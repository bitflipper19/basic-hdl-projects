==> flow/design.v <==
module cntr(
    output reg [15:0] out,
    input [15:0] in,
    input load, dec, clk
);
    always @(posedge clk) begin
        if(load) out<=in-1'b1;
        else if(dec) out<=out-1;
    end
endmodule
[Reports on cntr]
The steps from the RTL of cntr to its reports follow in flow order.
Lines are those of the file above, counted from 1.
Operators: Yosys type, input widths -> output width; for muxes data width and select width s.
Cell names lack the library's common part.
The mark -- stands for no value.
Set-up
  top: cntr
  clock port: clk
  library: sky130hd
  timing corner: tt_025C_1v80

[Elaborated design]
Yosys after proc, flatten, opt, wreduce and memory -nomap, before mapping. Memory bits, and registers merged into a memory's read port (data or address), are not among the register bits. Print and check cells are not counted. Equal cells are merged and count once.
Bit counts
  register bits after elaboration: 16
  input bits: 19
  output and inout bits: 16
  cells after elaboration: 6
Operators by class
  add/subtract/negate cells: 2
  mux-type cells: 2
  reductions and logical operators: 1
Operator list (count)
  $sub 16x1->16 const B: 2
  $mux 16: 2
  $reduce_bool 2->1: 1

[Longest topological paths]
Depth = most cells in a row (Yosys ltp): at word level without a register or memory, in the mapped netlist without a sequential cell, where the memories' decode and read muxes count.
Depth
  depth in word-level cells: 3
  ABC_AREA: 0
  gate-level depth with buffers: 10
  mapped depth without buffers: 7

[Mapped cells and area]
The flow's flattened synthesis, as Yosys stat reports it; memories are mapped. The netlist is that of the ABC_AREA named above (0 if unset); the other value can give another one.
Mapped netlist
  cells in the netlist: 97
  cell area after synthesis: 1093.5 um^2
  sequential area: 480.5 um^2
  flip-flops: 16
  buffer cells: 3
Cells by type
  edfxtp_1: count 16, area in all 480.461 um^2
  mux2i_1: count 14, area in all 140.134 um^2
  xnor2_1: count 8, area in all 70.067 um^2
  xor2_1: count 6, area in all 52.55 um^2
  nor4_1: count 6, area in all 37.536 um^2
  nor3_1: count 6, area in all 30.029 um^2
  or4b_1: count 2, area in all 20.019 um^2
  and2_1: count 3, area in all 18.768 um^2
  or3_1: count 3, area in all 18.768 um^2
  or3b_1: count 2, area in all 17.517 um^2
  buf_2: count 3, area in all 15.014 um^2
  nand3b_1: count 2, area in all 15.014 um^2
  nor3b_1: count 2, area in all 15.014 um^2
  o211ai_1: count 2, area in all 15.014 um^2
  or4_1: count 2, area in all 15.014 um^2
  ha_1: count 1, area in all 12.512 um^2
  mux2_2: count 1, area in all 11.261 um^2
  nor2_1: count 3, area in all 11.261 um^2
Other cell types: 13; their cells: 15.

[Path before layout]
Source: OpenSTA report_checks on the synthesized netlist (no wires, ideal clock, input and output delay 20% of the period each), path of least setup slack; recovery checks are left aside. Register names are those of the netlist, which keeps one name where synthesis merged equal registers.
Timing post-synthesis
  path type: in2reg
  start point: input load
  end point: register out[12]
  period: 5.32 ns
  external input delay: 1.064 ns
  library setup time: 0.264 ns
  time at the first pin: 1.064 ns
  arrival time: 3.484 ns
  required time: 5.056 ns
  slack: 1.572 ns
  path delay: 2.684 ns
  stages on the path: 10
  path buffers: 3
  period reached after synthesis: 3.748 ns
"path delay" is the arrival time less input delay plus setup time.
"stages on the path": output pins that drive a net of the path, with the launching flip-flop's if there is one; two outputs of one cell count as two.
"period reached after synthesis" is the clock period less the worst setup slack; recovery checks do not enter. This is arithmetic on one report: input and output delays are still those of the set period (20% each).
Between the ends stands the longest chain of elaborated cells between them, by number of cells; it is not shown to be the way that was timed. Of several equally long chains one is given.
Each line given opens the expression or statement behind the cell; cells for indexed reads and writes are added by Yosys, which also makes memories of some case tables.
Ways into the end's enable are left out, as the timed path ends at the data pin.
On the way, post-synthesis
  cell sequence: buf_2 > buf_2 > buf_2 > mux2i_1 > ha_1 > or4bb_1 > a222oi_1 > nand3b_1 > xor2_1 > mux2i_1
  length of the longest elaborated chain: 1
  elaborated cells between the ends (all ways): 1
  source lines of those cells: 1
  those cells by class: mux: 1
Ends and longest elaborated chain, post-synthesis
  start, declared: line 4  | input load, dec, clk
  $mux 16: line 7  | if(load) out<=in-1'b1;
  end, assigned: line 7
  end, assigned: line 8  | else if(dec) out<=out-1;
  end, declared: line 2  | output reg [15:0] out,

--- runs ---
Design cntr on sky130hd. What follows are 2 stored runs of the flow, each under its own settings; their order means nothing. The constraints put input and output delay at 20% of the set period each and load the outputs with 0.01 pF.

Run 1
==> flow/run.sh <==
#!/bin/bash
# the make line also repeats the synthesis and layout settings of config.mk as NAME=value (left out here)
make -C /OpenROAD-flow-scripts/flow DESIGN_CONFIG=/design/flow/config.mk WORK_HOME=/design/flow/orfs CLKGATE_MAP_FILE= finish
==> flow/config.mk <==
export PLATFORM = sky130hd
export DESIGN_NAME = cntr
export DESIGN_NICKNAME = cntr
export VERILOG_FILES = /design/flow/design.v
export SDC_FILE = /design/flow/constraint.sdc
export NUM_CORES = 4
export LEC_CHECK = 0
export CAP_MARGIN = 20
export CELL_PAD_IN_SITES_GLOBAL_PLACEMENT = 2
export CORE_MARGIN = 2
export CORE_UTILIZATION = 65
export GPL_ROUTABILITY_DRIVEN = 1
export MAX_ROUTING_LAYER = met4
export MIN_ROUTING_LAYER = met1
export PLACE_DENSITY = 0.54
export SETUP_SLACK_MARGIN = -0.11
export SLEW_MARGIN = 20
==> flow/constraint.sdc <==
create_clock -name core_clock -period 2.18 [get_ports {clk}]
set_input_delay 0.4360 -clock core_clock [delete_from_list [all_inputs] [get_ports {clk}]]
set_output_delay 0.4360 -clock core_clock [all_outputs]
set_load 0.01 [all_outputs]

==> results of run 1 <==
did not finish, placement stopped with GPL-0301

Run 2
==> flow/run.sh <==
#!/bin/bash
# the make line also repeats the synthesis and layout settings of config.mk as NAME=value (left out here)
make -C /OpenROAD-flow-scripts/flow DESIGN_CONFIG=/design/flow/config.mk WORK_HOME=/design/flow/orfs CLKGATE_MAP_FILE= finish
==> flow/config.mk <==
export PLATFORM = sky130hd
export DESIGN_NAME = cntr
export DESIGN_NICKNAME = cntr
export VERILOG_FILES = /design/flow/design.v
export SDC_FILE = /design/flow/constraint.sdc
export NUM_CORES = 4
export LEC_CHECK = 0
export ABC_AREA = 0
export CAP_MARGIN = 20
export CELL_PAD_IN_SITES_DETAIL_PLACEMENT = 0
export CORE_MARGIN = 2
export CORE_UTILIZATION = 67
export GPL_ROUTABILITY_DRIVEN = 1
export GPL_TIMING_DRIVEN = 1
export PLACE_DENSITY_LB_ADDON = 0.28
export SETUP_SLACK_MARGIN = 0.39
export SLEW_MARGIN = 20
==> flow/constraint.sdc <==
create_clock -name core_clock -period 2.6 [get_ports {clk}]
set_input_delay 0.5200 -clock core_clock [delete_from_list [all_inputs] [get_ports {clk}]]
set_output_delay 0.5200 -clock core_clock [all_outputs]
set_load 0.01 [all_outputs]

==> results of run 2 <==
did not finish, placement stopped with FLW-0024
--- end ---
