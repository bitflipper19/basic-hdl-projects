==> flow/design.v <==
module comp(
    output gt, lt, eq,
    input [15:0] A, B
);
    assign gt = A>B;
    assign lt = A<B;
    assign eq = A==B;
endmodule
module controller(
    output reg ldA, ldB, sel1, sel2, sel_in, done,
    input gt, lt, eq, start, clk, rst
);
    reg [2:0] state; 
    localparam S0=3'b000, S1=3'b001, S2=3'b010, S3=3'b011,
               S4=3'b100, S5=3'b101, S6=3'b110;
    always @(posedge clk) begin
        if(rst) state<=S0;
        else case(state)
                S0: if(start) state<=S1;
                S1: state<=S2;
                S2: state<=S3;
                S3: begin
                    if(gt) state<=S4;
                    else if(lt) state<=S5;
                    else if(eq) state<=S6;
                end
                S4: state<=S3;
                S5: state<=S3;
                S6: state<=S6;
                default: state<=S0;
        endcase
    end
    always @(*) begin
        ldA=1'b0; ldB=1'b0; sel1=1'b0; sel2=1'b0; sel_in=1'b0; done=1'b0;
        if(!rst) case(state)
            S1: ldA=1'b1;
            S2: ldB=1'b1;
            S4: begin ldA=1'b1; sel1=1'b1; sel2=1'b0; sel_in=1'b1; end
            S5: begin ldB=1'b1; sel1=1'b0; sel2=1'b1; sel_in=1'b1; end
            S6: done=1'b1;
        endcase
    end
endmodule
module datapath(
    output gt, lt, eq,
    input [15:0] sys_bus,
    input ldA, ldB, sel1, sel2, sel_in, clk
);
    wire [15:0] bus, X, Y, m1_out, m2_out, S_out;
    pipo A (X, bus, ldA, clk);
    pipo B (Y, bus, ldB, clk);
    comp C0 (gt, lt, eq, X, Y);
    mux m1 (m1_out, sel1, X, Y);
    mux m2 (m2_out, sel2, X, Y);
    sub S0 (S_out, m1_out, m2_out);
    mux m3 (bus, sel_in, S_out, sys_bus);
endmodule
module mux(
    output [15:0] out,
    input sel,
    input [15:0] A, B
);
    assign out=sel? A: B;
endmodule
module pipo(
    output reg [15:0] out,
    input [15:0] in,
    input load, clk
);
    always @(posedge clk) begin
        if(load) out<=in;
    end
endmodule
module sub(
    output [15:0] out,
    input [15:0] A, B
);
    assign out=A-B;
endmodule
module top(
    output done,
    input [15:0] sys_bus,
    input start, clk, rst
);
    wire ldA, ldB, sel1, sel2, sel_in, gt, lt, eq;
    datapath path(
        .gt(gt),
        .lt(lt),
        .eq(eq),
        .sys_bus(sys_bus),
        .ldA(ldA),
        .ldB(ldB),
        .sel1(sel1),
        .sel2(sel2),
        .sel_in(sel_in),
        .clk(clk)
    );
    controller fsm(
        .ldA(ldA),
        .ldB(ldB),
        .sel1(sel1),
        .sel2(sel2),
        .sel_in(sel_in),
        .done(done),
        .gt(gt),
        .lt(lt),
        .eq(eq),
        .start(start),
        .clk(clk),
        .rst(rst)
    );
endmodule
---- From RTL to reports: top ----
The steps from the RTL of top to its reports follow in flow order.
Line numbers count from 1 in the design file above.
Operators carry their Yosys type and port widths (W data, S select, Z words).
Library cell names are shortened.
Not given: -
design
  top module .............................. top
  clock input ............................. clk
  library ................................. sky130hd
  library corner .......................... tt_025C_1v80

---- Elaborated design ----
Source: Yosys, flattened and elaborated, memories not mapped. Widths are those after wreduce. Registers that Yosys merges into a memory's read port (data or address) are not register bits. Print and check cells do not count. Equal cells are merged and count once.
word-level totals
  register bits ........................... 35
  input port bits ......................... 19
  output and inout bits ................... 1
operators by class
  reductions and logical operators ........ 6
  eq/ne operators ......................... 9
  order comparisons ....................... 2
  add/sub/neg operators ................... 1
  mux-type cells .......................... 20
operators by type and width
  kind                  number
  $mux W16              3
  $sub A16 B16 Y16      1
  $gt A16 B16 Y1        1
  $lt A16 B16 Y1        1
  $eq A16 B16 Y1        1
  $pmux W3 S5           1
  $mux W1               12
  $mux W3               4
  $eq A3 B3 Y1 const B  3
  $reduce_or A2 Y1      3
  $eq A3 B2 Y1 const B  2
  $ne A4 B4 Y1 const B  1
  $eq A3 B1 Y1 const B  1
  $logic_not A3 Y1      1
  $reduce_or A3 Y1      1
  $ne A2 B2 Y1 const B  1
  $reduce_and A2 Y1     1

---- Logic depth ----
Depth = most cells in a row (Yosys ltp): at word level without a register or memory, in the mapped netlist without a sequential cell, where the memories' decode and read muxes count.
depth
  depth in word-level cells ............... 6
  ABC_AREA ................................ 0
  mapped depth ............................ 14
  mapped depth without buffers ............ 12

---- Netlist ----
Source: synth_stat.txt of the flow (Yosys; design flattened, memories mapped). It holds for the ABC_AREA given above (unset counts as 0); a run with the other value may have another netlist.
cells by type
  type      number  total area (µm²)
  edfxtp_1  32      960.922
  ha_1      31      387.872
  a21oi_1   29      145.139
  o21ai_0   29      145.139
  dfxtp_1   7       140.134
  nand2_1   37      138.883
  nor2_1    29      108.854
  inv_1     26      97.594
  a21o_1    9       67.565
  xnor2_1   6       52.55
  nor2b_1   8       50.048
  xor2_1    5       43.792
  clkbuf_1  9       33.782
  nand4_1   5       31.28
  nor3b_1   4       30.029
  o21a_1    4       30.029
  o31ai_1   4       30.029
  and4_1    3       26.275
Other cell types: 26; their cells: 41.
synthesis totals
  mapped flip-flops ....................... 39
  buffers ................................. 10
  cell count .............................. 318
  synthesis area .......................... 2,831.5 µm²
  sequential area ......................... 1,101.1 µm²
By module: a second synthesis without flattening, with its own total; a netlist apart from the flattened one above.
unflattened totals
  cells (unflattened synthesis) ........... 301
  area total of the unflattened synthesis .. 3,249.4 µm²
Rows give one instance, submodules left out.
modules
  module      area (µm²)  seq. area (µm²)  times used  cells
  pipo        480.5       480.5            2           16
  sub         852.1       0.0              1           130
  mux         249.0       0.0              3           18
  comp        412.9       0.0              1           58
  controller  276.5       140.1            1           27
  datapath    0.0         0.0              1           0
  top         0.0         0.0              1           0

---- Timing after synthesis ----
Path of least setup slack by OpenSTA after synthesis, without wires, with an ideal clock, recovery checks aside; 20% of the period is set as input and as output delay. Where synthesis merged equal registers, the netlist keeps one of their names.
timing path after synthesis
  path type ............................... input-to-reg
  from .................................... input rst
  to ...................................... register path.A.out[15]
  delay of the path ....................... 2.857 ns
  arrival time ............................ 3.676 ns
  period .................................. 5.42 ns
  external input delay .................... 1.084 ns
  time at the first pin ................... 1.084 ns
  buffers on the path ..................... 3
  library setup time ...................... 0.265 ns
  stages on the path ...................... 13
  slack ................................... 1.479 ns
  synthesis period reached ................ 3.941 ns
"delay of the path" is the arrival time less input delay plus setup time.
"stages on the path" counts driving pins, that of a launching flip-flop among them; a cell with two outputs on the path counts twice.
"synthesis period reached" is the clock period less the worst setup slack; recovery checks do not enter. This is arithmetic on one report: input and output delays are still those of the set period (20% each).
Between the ends stands the longest chain of elaborated cells between them, by number of cells; it is not shown to be the way that was timed. Of several equally long chains one is given.
Each line given opens the expression or statement behind the cell; cells for indexed reads and writes are added by Yosys, which also makes memories of some case tables.
The path ends at the data pin of a flip-flop with enable; ways to the enable are not counted.
between the ends, after synthesis
  cells stage by stage .................... clkbuf_1 > nor2b_1 > clkbuf_1 > buf_1 > a21oi_1 > ha_1 > a21oi_2 > o21ai_2 > or4_4 > o21ai_2 > nand2_1 > o31ai_1 > a21oi_1
  cells in the longest elaborated chain ... 4
  elaborated cells between the ends (all ways) .. 7
  source lines of those cells ............. 3
  classes of those cells .................. 1 x add/sub; 6 x mux
RTL lines, path after synthesis
  what                line  text
  start: declaration  83    input start, clk, rst
  $mux W1             35    if(!rst) case(state)
  $mux W16            63    assign out=sel? A: B;
  $sub A16 B16 Y16    78    assign out=A-B;
  $mux W16            63
  end: assignment     71    if(load) out<=in;
  end: declaration    66    output reg [15:0] out,

---- Worst path after layout ----
From the final timing report of record 1: the path of least setup slack in the routed layout; clock arrival at registers is part of the times.
timing path after layout
  path type ............................... input-to-reg
  from .................................... input rst
  to ...................................... register path.B.out[10]
  external input delay .................... 0.61 ns
  library setup time ...................... 0.28 ns
  stages on the path ...................... 12
  time at the first pin ................... 0.61 ns
  slack ................................... 0.15 ns
  arrival time ............................ 2.92 ns
  period .................................. 3.06 ns
  buffers on the path ..................... 1
Between the ends stands the longest chain of elaborated cells between them, by number of cells; it is not shown to be the way that was timed. Of several equally long chains one is given.
The path ends at the data pin of a flip-flop with enable; ways to the enable are not counted.
between the ends, after layout
  cells stage by stage .................... buf_2 > nor2b_4 > mux2_2 > ha_1 > fa_2 > nor2b_1 > o21ai_2 > a21boi_2 > o221ai_4 > o31ai_2 > xnor2_1 > o21ai_1
  cells in the longest elaborated chain ... 4
  elaborated cells between the ends (all ways) .. 7
  source lines of those cells ............. 3
  classes of those cells .................. 1 x add/sub; 6 x mux
RTL lines, path after layout
  what                line  text
  start: declaration  83    input start, clk, rst
  $mux W1             35    if(!rst) case(state)
  $mux W16            63    assign out=sel? A: B;
  $sub A16 B16 Y16    78    assign out=A-B;
  $mux W16            63
  end: assignment     71    if(load) out<=in;
  end: declaration    66    output reg [15:0] out,

Hand-over note for top

Stored flow runs of top (2 of them; Yosys, OpenROAD, sky130hd). They differ in their settings and are not a sequence. Constraints: input delay and output delay 20% of the set period each, output load 0.01 pF.
"reached clock period" is the run's clock period less its worst setup slack. It is reckoned from that one timing run; input and output delays stay at 20% of the period that was set.
"critical path time" = time allowed to the worst setup path (clock period - input delay - output delay, where it has them) - its slack; a late launch clock adds to it, a late capture clock takes from it.
"total design power" rests on the timing tool's default activity at the inputs, not on a simulated workload.

---- record 1 ----
settings
  period_ns = 3.06
  CORE_UTILIZATION = 21
  PLACE_DENSITY_LB_ADDON = 0.14
  CORE_ASPECT_RATIO = 0.86
  CORE_MARGIN = 9
  CELL_PAD_IN_SITES_GLOBAL_PLACEMENT = 3
  TNS_END_PERCENT = 90
  ABC_AREA = 0
  GPL_ROUTABILITY_DRIVEN = 1
  CTS_CLUSTER_SIZE = 33
  MIN_ROUTING_LAYER = met1
  MAX_ROUTING_LAYER = met4
  CAP_MARGIN = 20
  SLEW_MARGIN = 20
results
  setup slack of the worst path ........... 0.153 ns
  standard-cell area after layout ......... 3,940.0 µm²
  utilization after layout ................ 0.306
  total die area .......................... 17,998.6 µm²
  critical path time ...................... 2.29 ns
  critical path kind ...................... input-to-reg
  chip area in the Yosys report ........... 2,831.5 µm²
  lowest hold slack ....................... 0.451 ns
  setup total negative slack .............. 0.000 ns
  reached clock period .................... 2.907 ns
  total design power ...................... 1,381 uW

---- record 2 ----
settings
  period_ns = 3.27
  CORE_UTILIZATION = 60
  PLACE_DENSITY_LB_ADDON = 0.21
  CORE_MARGIN = 4
  CELL_PAD_IN_SITES_GLOBAL_PLACEMENT = 0
  GPL_TIMING_DRIVEN = 1
  SLEW_MARGIN = 15
  MAX_ROUTING_LAYER = met5
  CAP_MARGIN = 20
results
  setup slack of the worst path ........... 0.135 ns
  standard-cell area after layout ......... 3,602.2 µm²
  utilization after layout ................ 0.805
  total die area .......................... 5,882.1 µm²
  critical path time ...................... 2.48 ns
  critical path kind ...................... input-to-reg
  chip area in the Yosys report ........... 2,831.5 µm²
  lowest hold slack ....................... 0.463 ns
  setup total negative slack .............. 0.000 ns
  reached clock period .................... 3.135 ns
  total design power ...................... 1,126 uW

End of note.
